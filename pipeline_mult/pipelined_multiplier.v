==> flow/design.v <==
module mul_pipe(
	input [15:0] numA59,
	input [15:0] numB59,
	input clk_59,
	input reset_59,
	output reg [15:0] Acc_result_59
);
reg sign_A, sign_A1, sign_A2 = 0;
reg sign_B, sign_B1, sign_B2 = 0; 
reg sign_C, sign_C1, sign_C2, sign_C3 = 0;
reg [4:0] expA, expA1, expB, expB1 = 5'b00000;
reg [4:0] expC, expC1, expC2, expC3, expC4, expC5 = 5'b00000;
reg [9:0] manA, manB, manA1, manB1, manA2, manB2;
reg [10:0] normanA, normanB, normanA1, normanB1;
reg [21:0] proC, proC1;
reg [9:0] manC, manC1, manC2;
always@(numA59,numB59) begin
	sign_A = numA59[15]; 
	sign_B = numB59[15];
	expA   = numA59[14:10];
	expB   = numB59[14:10]; 
	manB = numB59[9:0];
	manA = numA59[9:0];
end
always@(posedge clk_59) begin
	sign_A1 <= sign_A;
	sign_B1 <= sign_B;
	expA1 <= expA;
	expB1 <= expB;
	manA1 <= manA;
	manB1 <= manB;
end
always@(sign_A1, sign_B1, expA1, expB1, manA1, manB1) begin
	if((numA59 == 16'b0) || (numB59 == 16'b0)) begin	
		sign_C = 0;
		expC = 5'b0;
		normanA = 11'b0; 
		normanB = 11'b0; end
	else begin
		sign_C = sign_A ^ sign_B;
		expC = expA1 + expB1 - 5'b01111;
		normanA = {1'b1, manA1};
		normanB = {1'b1, manB1}; end 
end
always@(posedge clk_59) begin
	sign_C1 <= sign_C;
	expC1 <= expC;
	normanA1 <= normanA;
	normanB1 <= normanB;
end
always@(sign_C1, expC1, normanA1, normanB1) begin
	proC = normanA1 * normanB1;
end
always@(posedge clk_59) begin
	sign_C2 <= sign_C1;
	expC2 <= expC1;
	proC1 <= proC;
end
always@(sign_C2, expC2, proC1) begin
	casex(proC1)
		22'b1xxxxxxxxxxxxxxxxxxxxx:
			  begin
			    manC = proC1[20:11];
			    expC3 = expC2 + 1;
			  end
		22'b01xxxxxxxxxxxxxxxxxxxx:
			  begin
			    manC = proC1[19:10];
			    expC3 = expC2;
			  end
		22'b001xxxxxxxxxxxxxxxxxxx:
			  begin
			    manC = proC1[18:9];
			    expC3 = expC2-1;
			  end
		22'b0001xxxxxxxxxxxxxxxxxx:
			  begin
			    manC = proC1[17:8];
			    expC3 = expC2-2;
			  end
		22'b00001xxxxxxxxxxxxxxxxx:
			  begin
			    manC = proC1[16:7];
			    expC3 = expC2-3;
			  end
		22'b000001xxxxxxxxxxxxxxxx:
			  begin
			    manC = proC1[15:6];
			    expC3 = expC2-4;
			  end
		22'b0000001xxxxxxxxxxxxxxx:
			  begin
			    manC = proC1[14:5];
			    expC3 = expC2-5;
			  end
		22'b00000001xxxxxxxxxxxxxx:
			  begin
			    manC = proC1[13:4];
			    expC3 = expC2-6;
			  end
		22'b000000001xxxxxxxxxxxxx:
			  begin
			    manC = proC1[12:3];
			    expC3 = expC2-7;
			  end
		22'b0000000001xxxxxxxxxxxx:
			  begin
			    manC = proC1[11:2];
			    expC3 = expC2-8;
			  end
		22'b00000000001xxxxxxxxxxx:
			  begin
			    manC = proC1[10:1];
			    expC3 = expC2-9;
			  end
		22'b000000000001xxxxxxxxxx:
			  begin
			    manC = proC1[9:0];
			    expC3 = expC2-10;
			  end
		22'b0000000000001xxxxxxxxx:
			  begin
			    manC = {proC1[8:0],1'b0};
			    expC3 = expC2-11;
			  end
		22'b00000000000001xxxxxxxx:
			  begin
			    manC = {proC1[7:0],2'b00};
			    expC3 = expC2-12;
			  end
		22'b000000000000001xxxxxxx:
			  begin
			    manC = {proC1[6:0],3'b000};
			    expC3 = expC2-13;
			  end
		22'b0000000000000001xxxxxx:
			  begin
			    manC = {proC1[5:0],4'b0000};
			    expC3 = expC2-14;
			  end
		22'b00000000000000001xxxxx:
			  begin
			    manC = {proC1[4:0],5'b0000};
			    expC3 = expC2-15;
			  end
		22'b000000000000000001xxxx:
			  begin
			    manC = {proC1[3:0],6'b0};
			    expC3 = expC2-16;
			  end
		22'b0000000000000000001xxx:
			  begin
			    manC = {proC1[2:0],7'b0};
			    expC3 = expC2-17;
			  end
		22'b00000000000000000001xx:
			  begin
			    manC = {proC1[1:0],8'b0};
			    expC3 = expC2-18;
			  end
		22'b000000000000000000001x:
			  begin
			    manC = {proC1[0],9'b0};
			    expC3 = expC2-19;
			  end
		default:
			  begin
			    manC = 10'b0;
			    expC3 = 5'b0; end
		endcase
end
always@(posedge clk_59) begin
	sign_C3 <= sign_C2;
	manC1 <= manC;
	expC4 <= expC3;
end
always@(sign_C3, manC1, expC4) begin
	#1; 
	Acc_result_59 = {sign_C3, expC4, manC1};
end
endmodule
# == Step by step through the tools: mul_pipe ==
# What the tools print for mul_pipe, step after step.
# Lines are those of the file above, counted from 1.
# Cell names lack the library's common part.
# The mark - stands for no value.
# setup
design,mul_pipe
clk_port,clk_59
cell_library,sky130hd
pvt_corner,tt_025C_1v80

# == Elaborated design ==
# Source: Yosys, flattened and elaborated, memories not mapped. Widths are those after wreduce. Registers that Yosys merges into a memory's read port (data or address) are not register bits. Print and check cells do not count. Equal cells are merged and count once.
# bits
in_bits,34
mem_count,0
clocked_rd_ports_x_width,0
mem_bits_ro,0
latch_bits,0
register_bits,102
output_inout_bits,16
ram_bits,0
wordCells,67
# op_classes
div,0
equal,20
n_logic,1
addsub,22
n_cmp,0
muxes,4
shift,0
mul,1
n_reduce_logical,3
# ops
op,n
11-bit by 11-bit multiplier with 22-bit output,1
10-bit case mux with 21-bit select,1
5-bit case mux with 21-bit select,1
5-bit by 4-bit subtractor with 5-bit output (second input constant),9
16-bit logical NOT,2
11-bit 2-to-1 mux,2
21-bit by 1-bit == test with 1-bit output (second input constant),1
20-bit by 1-bit == test with 1-bit output (second input constant),1
5-bit by 3-bit subtractor with 5-bit output (second input constant),4
5-bit subtractor (second input constant),4
19-bit by 1-bit == test with 1-bit output (second input constant),1
18-bit by 1-bit == test with 1-bit output (second input constant),1
17-bit by 1-bit == test with 1-bit output (second input constant),1
16-bit by 1-bit == test with 1-bit output (second input constant),1
15-bit by 1-bit == test with 1-bit output (second input constant),1
14-bit by 1-bit == test with 1-bit output (second input constant),1
13-bit by 1-bit == test with 1-bit output (second input constant),1
12-bit by 1-bit == test with 1-bit output (second input constant),1
11-bit by 1-bit == test with 1-bit output (second input constant),1
10-bit by 1-bit == test with 1-bit output (second input constant),1
5-bit by 2-bit subtractor with 5-bit output (second input constant),2
9-bit by 1-bit == test with 1-bit output (second input constant),1
8-bit by 1-bit == test with 1-bit output (second input constant),1
7-bit by 1-bit == test with 1-bit output (second input constant),1
6-bit by 1-bit == test with 1-bit output (second input constant),1
5-bit by 1-bit adder with 5-bit output (second input constant),1
5-bit by 1-bit subtractor with 5-bit output (second input constant),1
5-bit by 1-bit == test with 1-bit output (second input constant),1
# Other operator kinds: 6; their cells: 6.

# == Depth ==
# Longest topological path by Yosys (ltp), each cell counted once; first at word level (registers and memories cut), then after technology mapping (sequential cells cut; the memories' decode and read muxes count).
# depth
word_depth,3
ABC_AREA,0
ltp_mapped,19
depth_no_buf,18

# == Mapped cells and area ==
# Yosys stat after the flow's synthesis: flattened, memories mapped to cells. It holds for the ABC_AREA given above (unset counts as 0); a run with the other value may have another netlist.
# The area totals of this step are shown rounded.
# synth_totals
mapped_cells,939
seq_area_um2,2020
area_um2,8360
ffs,101
buffers,60
# by_type
cell,n,area_total_um2
dfxtp_1,101,2.02E+03
fa_1,84,1.68E+03
ha_1,72,900.864
inv_1,125,469.2
and2_1,69,431.664
nand2_1,93,349.085
and3_1,40,250.24
clkbuf_1,50,187.68
a21oi_1,35,175.168
a221oi_1,17,148.893
xnor2_1,17,148.893
nor2_1,34,127.622
a222oi_1,10,100.096
a22oi_1,13,97.594
nand3_1,19,95.091
a21o_1,11,82.579
nor3_1,15,75.072
nor4_1,12,75.072
# Not listed: further types 51, cells in them 122.

# == Timing after synthesis ==
# Path of least setup slack by OpenSTA after synthesis, without wires, with an ideal clock, recovery checks aside; 20% of the period is set as input and as output delay. Where synthesis merged equal registers, the netlist keeps one of their names.
# synth_path
kind,register to register
start,register normanB1[2]
end,register proC1[18]
t_first_pin_ps,0
n_path_buf,1
period_ps,4590
setup_slack_ps,-229
driving_pins,19
setup_time_ps,64
delay_ps,4820
required_time_ps,4526
t_arrival_ps,4756
synth_period_reached_ps,4819
# "delay_ps" = arrival - input delay + setup time.
# "driving_pins" counts driving pins, that of a launching flip-flop among them; a cell with two outputs on the path counts twice.
# "synth_period_reached_ps" = period - worst setup slack (recovery checks aside). The figure is calculated, with input and output delays left at 20% of the set period.
# Between the ends stands the longest chain of elaborated cells between them, by number of cells; it is not shown to be the way that was timed. Of several equally long chains one is given.
# Each line given opens the expression or statement behind the cell; cells for indexed reads and writes are added by Yosys, which also makes memories of some case tables.
# synth_between
cell_sequence,dfxtp_1 clkbuf_1 nand2_1 fa_1 fa_1 inv_1 fa_1 fa_1 inv_1 fa_1 inv_1 ha_1 or2_2 a21oi_1 a21oi_1 a211oi_1 nor2_1 or4_1 nand4_1
elab_chain_len,1
cells_between,1
classes_between,1 x mul
# synth_rtl
element,line,source
from (decl),14,"reg [10:0] normanA, normanB, normanA1, normanB1;"
from (assign),49,normanB1 <= normanB;
11-bit by 11-bit multiplier with 22-bit output,52,proC = normanA1 * normanB1;
to (assign),57,proC1 <= proC;
to (decl),15,"reg [21:0] proC, proC1;"

# == Path in the finished layout ==
# From the final timing report of flow run 1: the path of least setup slack in the routed layout; clock arrival at registers is part of the times.
# The report prints the path's times to 10 ps; the period is as set.
# layout_path
kind,register to register
start,register normanB1[2]
end,register proC1[18]
period_ps,7620
setup_time_ps,60
driving_pins,18
t_first_pin_ps,380
n_path_buf,0
t_arrival_ps,5700
setup_slack_ps,2230
required_time_ps,7930
# Between the ends stands the longest chain of elaborated cells between them, by number of cells; it is not shown to be the way that was timed. Of several equally long chains one is given.
# layout_between
cell_sequence,dfxtp_1 nand2_1 fa_1 fa_1 inv_1 ha_1 fa_1 inv_1 fa_1 inv_1 ha_1 and3_1 a211oi_1 a21oi_1 a211oi_2 nor2_1 or4_1 nand4_1
elab_chain_len,1
cells_between,1
classes_between,1 x mul
# layout_rtl
element,line,source
from (decl),14,"reg [10:0] normanA, normanB, normanA1, normanB1;"
from (assign),49,normanB1 <= normanB;
11-bit by 11-bit multiplier with 22-bit output,52,proC = normanA1 * normanB1;
to (assign),57,proC1 <= proC;
to (decl),15,"reg [21:0] proC, proC1;"

# Flow measurements of mul_pipe on sky130hd: 2 stored runs with different settings, listed in no order. Input and output delays are each 20% of the period that was set; the output load is 0.01 pF.
# By "power_mw" is meant OpenSTA's value without simulated activity: inputs other than the clock are taken to toggle once in ten clock periods, and the tool carries that through the logic.
# Values from the reports are rounded here.
# Among the settings, n/a means not set for that run.
run,period_ns,CORE_UTILIZATION,SETUP_SLACK_MARGIN,PLACE_DENSITY_LB_ADDON,CORE_ASPECT_RATIO,CAP_MARGIN,SLEW_MARGIN,MIN_ROUTING_LAYER,CORE_MARGIN,GPL_TIMING_DRIVEN,holdWs_ps,worstSetupSlack_ps,power_mw,yosys_chip_area_um2,setupTns_ps,dieArea_um2,finalUtil_pct
flow run 1,7.62,27,1.93,0.23,0.54,10,15,met1,2,n/a,330,2230,3.38,8360,0,32500,31.0
flow run 2,4.16,59,-0.07,n/a,n/a,20,20,n/a,2,0,323,-699,7.88,8360,-4960,15100,73.8
